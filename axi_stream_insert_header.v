==> flow/design.v <==
module axi_stream_insert_header #(
parameter DATA_WD = 32,
parameter DATA_BYTE_WD = DATA_WD / 8,
parameter BYTE_CNT_WD = $clog2(DATA_BYTE_WD)
) (
input clk,
input rst_n,
input valid_in,
input [DATA_WD-1 : 0] data_in,
input [DATA_BYTE_WD-1 : 0] keep_in,
input last_in,
output ready_in,
output valid_out,
output [DATA_WD-1 : 0] data_out,
output [DATA_BYTE_WD-1 : 0] keep_out,
output last_out,
input ready_out,
input valid_insert,
input [DATA_WD-1 : 0] data_insert,
input [DATA_BYTE_WD-1 : 0] keep_insert,
input [BYTE_CNT_WD-1 : 0] byte_insert_cnt,
output ready_insert
);
reg reg_ready_in;
reg reg_valid_out;
reg reg_ready_insert;
reg [DATA_WD-1 : 0] reg_data_out;
reg [DATA_BYTE_WD-1 : 0] reg_keep_out;
reg reg_last_out;
assign ready_in = reg_ready_in;
assign valid_out = reg_valid_out;
assign ready_insert = reg_ready_insert;
assign data_out = reg_data_out;
assign keep_out = reg_keep_out;
assign last_out = reg_last_out;
reg [7:0] data_reg [0:7];  
    genvar j;
    generate for (j = 3'b0; j < 8; j=j+1) begin
        always @(posedge clk or negedge rst_n) begin
            if(!rst_n)
                data_reg[j] <= 8'b0;
            else if(ready_insert == 1 && valid_insert == 1 && j >= 0 && j < byte_insert_cnt)begin
                data_reg[j] <= data_insert[DATA_WD - 1 - (DATA_BYTE_WD - byte_insert_cnt + j) * 8 -: 8];
            end
            else if(ready_in == 1 && valid_in == 1 && j >= byte_insert_cnt && j < (byte_insert_cnt + DATA_BYTE_WD))begin
                data_reg[j] <= data_in[DATA_WD - 1 - (j - byte_insert_cnt) * 8 -: 8];
            end
            else if(j >= (byte_insert_cnt + DATA_BYTE_WD) && last_in)begin
                data_reg[j] <= 0;
            end
            else if(ready_out == 1 && ready_insert == 0 && ready_in == 1)begin
                if(j >= byte_insert_cnt && j < (byte_insert_cnt + DATA_BYTE_WD))
                    data_reg[j] <= data_in[DATA_WD - 1 - (j - byte_insert_cnt) * 8 -: 8];
                else if(j >= 0 && j < 4)
                    data_reg[j] <= data_reg[j+4];
            end
            else begin
                data_reg[j] <= data_reg[j]; 
            end   
        end
    end
    endgenerate
    always @(posedge clk or negedge rst_n) begin
        if(!rst_n)begin
            reg_ready_insert <= 1;
            reg_ready_in <= 1;
        end 
        else begin 
            if(valid_in == 1 && valid_insert == 1)begin
                reg_ready_insert <= 0;
            end
            if(last_in) begin
                reg_ready_in <= 0;    
            end
        end
     end  
     reg [3:0]valid_cnt;
     always@(posedge clk or negedge rst_n)begin
     if(!rst_n)
        valid_cnt <= 0;
     else
        valid_cnt <= last_in?swar(keep_in) + byte_insert_cnt : valid_cnt;        
    end
    wire [2:0] remainder;
    assign remainder = (valid_cnt % 4);
    always@(posedge clk or negedge rst_n)begin
        if(!rst_n)
            reg_keep_out <= 0;
        else begin
            case(remainder) 
                0:reg_keep_out <= 4'b1111;
                1:reg_keep_out <= 4'b1000;
                2:reg_keep_out <= 4'b1100;
                3:reg_keep_out <= 4'b1110;
            endcase
        end
    end
    reg [1:0]r_last_in;
    always@(posedge clk)begin
        r_last_in[0] <= last_in;
        r_last_in[1] <= r_last_in[0];
    end
    integer i; 
    always @(posedge clk or negedge rst_n) begin
        if(!rst_n)begin
            reg_last_out <= 0;
            reg_data_out <= 32'b0;
            reg_valid_out <= 0;
        end
        else if(ready_out == 1 && ready_insert == 0 && r_last_in[1] == 0)begin
            reg_valid_out <= 1;
            for (i = 0; i < DATA_BYTE_WD; i = i + 1) begin
                reg_data_out[(DATA_BYTE_WD-i) * 8 - 1 -: 8] <= data_reg[i];
            end
        end
        else if(r_last_in[1])begin
            reg_last_out <= 1;
            for (i = 0; i < DATA_BYTE_WD; i = i + 1) begin
                reg_data_out[(DATA_BYTE_WD-i) * 8 - 1 -: 8] <= data_reg[i + 4];
            end
        end
        else begin 
            for (i = 0; i < DATA_BYTE_WD; i = i + 1) begin
                reg_data_out[(DATA_BYTE_WD-i) * 8 - 1 -: 8] <=data_out[(DATA_BYTE_WD-i) * 8 - 1 -: 8];
            end 
        end
    end
    function [DATA_WD-1:0]swar;
        input [DATA_WD-1:0] data_in;
        reg [DATA_WD-1:0] i;
        begin
            i = data_in;
            i = (i & 32'h55555555) + ({1'b0, i[DATA_WD-1:1]} & 32'h55555555);
            i = (i & 32'h33333333) + ({1'b0, i[DATA_WD-1:2]} & 32'h33333333);
            i = (i & 32'h0F0F0F0F) + ({1'b0, i[DATA_WD-1:4]} & 32'h0F0F0F0F);
            i = i * (32'h01010101);
            swar = i[31:24];    
        end        
    endfunction
endmodule
### Reports on axi_stream_insert_header

The steps from the RTL of axi_stream_insert_header to its reports follow in flow order.
Line numbers count from 1 in the design file above.
Operators: Yosys type, input widths -> output width; for muxes data width and select width s.
Library cell names are shortened.
A cell with -- has no value.

* top: axi_stream_insert_header
* clock port: clk
* cell library: sky130hd
* timing corner: tt_025C_1v80

### Elaborated design

Yosys after proc, flatten, opt, wreduce and memory -nomap, before mapping. Print and check cells are not counted. Equal cells are merged and count once.

* input port bits: 80
* cells after elaboration: 251
* flip-flop bits (word level): 108
* output and inout bits: 40

* add/subtract/negate cells: 65
* $mul: 1
* multiplexer cells: 49
* shift operators: 16
* bitwise logic cells: 3
* equality and inequality tests: 3
* reductions and logical operators: 66
* order comparisons: 32

Operators with widths (number)
* $mux 8: 48
* $shiftx 32x32->8: 10
* $add 32x1->32 const B: 8
* $sub 32x4->32 const B: 8
* $sub 5x32->32 const A: 8
* $ge 3x32->1 const A: 4
* $lt 3x32->1 const A: 4
* $shiftx 32x9->8: 4
* $mul 4x25->26 const B: 1
* $add 29x3->29 const B: 3
* $ge 1x32->1 const A: 2
* $lt 1x32->1 const A: 2
* $ge 2x32->1 const A: 2
* $lt 2x32->1 const A: 2
* $add 29x2->29 const B: 2
* $reduce_bool 4->1: 13
* $logic_and 1x1->1: 46
* $sub 8x5->9 const B: 4
* $shiftx 32x10->8: 1
* $shiftx 32x11->8: 1
* $add 7x2->8 const B: 4
* $add 29x1->29 const B: 1
* $sub 6x6->7 const A: 4
* $sub 9x5->10 const B: 2
* $add 8x2->9 const B: 2
* $sub 3x2->4 const A: 4
* $sub 6x7->8 const A: 2
* $pmux 4 s4: 1

Other operator kinds: 23; their cells: 42.

### Depth

Yosys ltp: most cells in a row. Word level: on the elaborated netlist, between registers, memories and ports. Mapped: between sequential cells and ports; inverters and the memories' decode and read muxes count.

* depth after elaboration: 10
* ABC_AREA: 0
* depth in mapped cells: 12
* gate-level depth less buffers: 9

### Netlist

The flow's flattened synthesis, as Yosys stat reports it; memories are mapped. The netlist is that of the ABC_AREA named above (0 if unset); the other value can give another one.
The area totals of this step are shown rounded.

Cells by type (number)
* dfrtp_1: 104
* mux2i_1: 77
* nand2_1: 102
* o21ai_0: 70
* a21oi_1: 61
* mux2_2: 23
* ha_1: 17
* o31ai_1: 25
* nor2_1: 40
* a221o_1: 13
* nor2b_1: 20
* o211ai_1: 13
* buf_2: 18
* buf_6: 8
* o221ai_1: 9
* o21a_1: 10
* buf_4: 9
* o32ai_1: 7

Not listed: further types 38, cells in them 100.

* buffer cells: 52
* mapped flip-flops: 108
* standard cells after synthesis: 726
* sequential area: 0.0027 mm²
* synthesis area: 0.0068 mm²

### Path before layout

Source: OpenSTA report_checks on the synthesized netlist (no wires, ideal clock, input and output delay 20% of the period each), path of least setup slack; recovery checks are left aside. Register names are those of the netlist, which keeps one name where synthesis merged equal registers.

* kind: input to register
* from: input byte_insert_cnt[0]
* to: register data_reg[1][6]
* stages on the path: 11
* setup slack: 0.070 ns
* library setup time: 0.124 ns
* period: 2.74 ns
* data required time: 2.616 ns
* data arrival time: 2.546 ns
* delay of the path: 2.122 ns
* period reached after synthesis: 2.67 ns

"delay of the path" is the arrival time less input delay plus setup time.
"stages on the path" counts driving pins, that of a launching flip-flop among them; a cell with two outputs on the path counts twice.
"period reached after synthesis" is the clock period less the worst setup slack; recovery checks do not enter. This is arithmetic on one report: input and output delays are still those of the set period (20% each).
Between the ends stands the longest chain of elaborated cells between them, by number of cells; it is not shown to be the way that was timed. Of several equally long chains one is given.
Each line given opens the expression or statement behind the cell; cells for indexed reads and writes are added by Yosys, which also makes memories of some case tables.
At most two assigning lines are given for a register; there are more.

* cell sequence: buf_4 inv_2 clkbuf_1 ha_1 buf_4 buf_6 nand3_1 a21oi_1 o21ai_1 a211oi_1 a211o_1
* length of the longest elaborated chain: 10
* elaborated cells between the ends (all ways): 27
* classes of those cells: add/sub: 10; compare: 4; shift: 2; mux: 5; reduce/logical: 6

RTL lines, path post-synthesis
* start, declared: RTL line 21 `input [BYTE_CNT_WD-1 : 0] byte_insert_cnt,`
* $sub 1x2->3: RTL line 53 `data_reg[j] <= data_in[DATA_WD - 1 - (j - byte_insert_cnt) * 8 -: 8];`
* $sub 6x6->7: RTL line 53
* $add 7x2->8: RTL line 53
* $sub 8x5->9: RTL line 53
* $shiftx 32x9->8: RTL line 53
* $mux 8: RTL line 52 `if(j >= byte_insert_cnt && j < (byte_insert_cnt + DATA_BYTE_WD))`
* $mux 8: RTL line 51 `else if(ready_out == 1 && ready_insert == 0 && ready_in == 1)begin`
* $mux 8: RTL line 48 `else if(j >= (byte_insert_cnt + DATA_BYTE_WD) && last_in)begin`
* $mux 8: RTL line 45 `else if(ready_in == 1 && valid_in == 1 && j >= byte_insert_cnt && j < (byte_insert_cnt + DATA_BYTE_WD))begin`
* $mux 8: RTL line 42 `else if(ready_insert == 1 && valid_insert == 1 && j >= 0 && j < byte_insert_cnt)begin`
* end, assigned: RTL line 43 `data_reg[j] <= data_insert[DATA_WD - 1 - (DATA_BYTE_WD - byte_insert_cnt + j) * 8 -: 8];`
* end, assigned: RTL line 46 `data_reg[j] <= data_in[DATA_WD - 1 - (j - byte_insert_cnt) * 8 -: 8];`
* end, declared: RTL line 36 `reg [7:0] data_reg [0:7];`

### Timing after layout

Path of least setup slack in the final report of flow run A (OpenROAD, finished layout, wires in). Where an end is a register, its clock arrival counts in the times.

* kind: input to register
* from: input byte_insert_cnt[0]
* to: register data_reg[1][1]
* data arrival time: 2.07 ns
* period: 1.99 ns
* library setup time: 0.13 ns
* setup slack: 0.16 ns
* data required time: 2.23 ns
* stages on the path: 10

Between the ends stands the longest chain of elaborated cells between them, by number of cells; it is not shown to be the way that was timed. Of several equally long chains one is given.
At most two assigning lines are given for a register; there are more.

* cell sequence: buf_12 inv_8 ha_4 buf_12 buf_12 buf_4 mux2_2 a21oi_1 buf_4 o211ai_1
* length of the longest elaborated chain: 10
* elaborated cells between the ends (all ways): 27
* classes of those cells: add/sub: 10; compare: 4; shift: 2; mux: 5; reduce/logical: 6

RTL lines, path post-layout
* start, declared: RTL line 21 `input [BYTE_CNT_WD-1 : 0] byte_insert_cnt,`
* $sub 1x2->3: RTL line 53 `data_reg[j] <= data_in[DATA_WD - 1 - (j - byte_insert_cnt) * 8 -: 8];`
* $sub 6x6->7: RTL line 53
* $add 7x2->8: RTL line 53
* $sub 8x5->9: RTL line 53
* $shiftx 32x9->8: RTL line 53
* $mux 8: RTL line 52 `if(j >= byte_insert_cnt && j < (byte_insert_cnt + DATA_BYTE_WD))`
* $mux 8: RTL line 51 `else if(ready_out == 1 && ready_insert == 0 && ready_in == 1)begin`
* $mux 8: RTL line 48 `else if(j >= (byte_insert_cnt + DATA_BYTE_WD) && last_in)begin`
* $mux 8: RTL line 45 `else if(ready_in == 1 && valid_in == 1 && j >= byte_insert_cnt && j < (byte_insert_cnt + DATA_BYTE_WD))begin`
* $mux 8: RTL line 42 `else if(ready_insert == 1 && valid_insert == 1 && j >= 0 && j < byte_insert_cnt)begin`
* end, assigned: RTL line 43 `data_reg[j] <= data_insert[DATA_WD - 1 - (DATA_BYTE_WD - byte_insert_cnt + j) * 8 -: 8];`
* end, assigned: RTL line 46 `data_reg[j] <= data_in[DATA_WD - 1 - (j - byte_insert_cnt) * 8 -: 8];`
* end, declared: RTL line 36 `reg [7:0] data_reg [0:7];`

FLOW RESULTS
============

Flow measurements of axi_stream_insert_header on sky130hd: 2 stored runs with different settings, listed in no order. Input and output delays are each 20% of the period that was set; the output load is 0.01 pF.
"clock period achieved" means the clock period less the worst setup slack. The figure is calculated, with input and output delays left at 20% of the set period.
By "time on the worst setup path" is meant the share of the clock period that the worst setup path is allowed (20% is reserved at inputs, 20% at outputs), minus its slack. Clock arrival times at its registers enter into it.
By "total power of the final layout" is meant OpenSTA's value without simulated activity: inputs other than the clock are taken to toggle once in ten clock periods, and the tool carries that through the logic.
Measured values are rounded.

### Flow run A

Settings: `period_ns=1.99`, `CORE_UTILIZATION=50`, `SETUP_SLACK_MARGIN=0.32`, `PLACE_DENSITY_LB_ADDON=0.16`, `CORE_ASPECT_RATIO=1.22`, `CELL_PAD_IN_SITES_GLOBAL_PLACEMENT=0`, `ABC_AREA=0`, `CTS_CLUSTER_DIAMETER=171`, `CAP_MARGIN=20`, `MIN_ROUTING_LAYER=met2`, `CORE_MARGIN=2`, `SLEW_MARGIN=20`

- Time on the worst setup path: 1.43 ns
- Critical path type: input to register
- Area of the die: 0.015 mm²
- Total power of the final layout: 6400 uW
- Standard-cell area after layout: 0.01 mm²
- Summed negative setup slack: 0.000 ns
- Clock period achieved: 1.829 ns
- Post-route utilization: 76 %
- Chip area after synthesis (Yosys): 0.0068 mm²
- Lowest setup slack: 0.16 ns

### Flow run B

Settings: `period_ns=3.27`, `CORE_UTILIZATION=26`, `SETUP_SLACK_MARGIN=0.36`, `PLACE_DENSITY_LB_ADDON=0.18`, `HOLD_SLACK_MARGIN=0.27`, `CORE_ASPECT_RATIO=1.11`, `CORE_MARGIN=4`, `CELL_PAD_IN_SITES_GLOBAL_PLACEMENT=1`, `CELL_PAD_IN_SITES_DETAIL_PLACEMENT=1`, `TNS_END_PERCENT=75`, `ABC_AREA=1`, `CTS_CLUSTER_DIAMETER=239`, `MIN_ROUTING_LAYER=met1`, `MAX_ROUTING_LAYER=met4`, `CAP_MARGIN=20`, `SLEW_MARGIN=20`

- Lowest setup slack: 0.66 ns
- Clock period achieved: 2.612 ns
- Time on the worst setup path: 1.96 ns
- Critical path type: input to register
- Post-route utilization: 34 %
- Standard-cell area after layout: 0.0088 mm²
- Chip area after synthesis (Yosys): 0.007 mm²
- Summed negative setup slack: 0.000 ns
- Area of the die: 0.029 mm²
- Total power of the final layout: 3900 uW
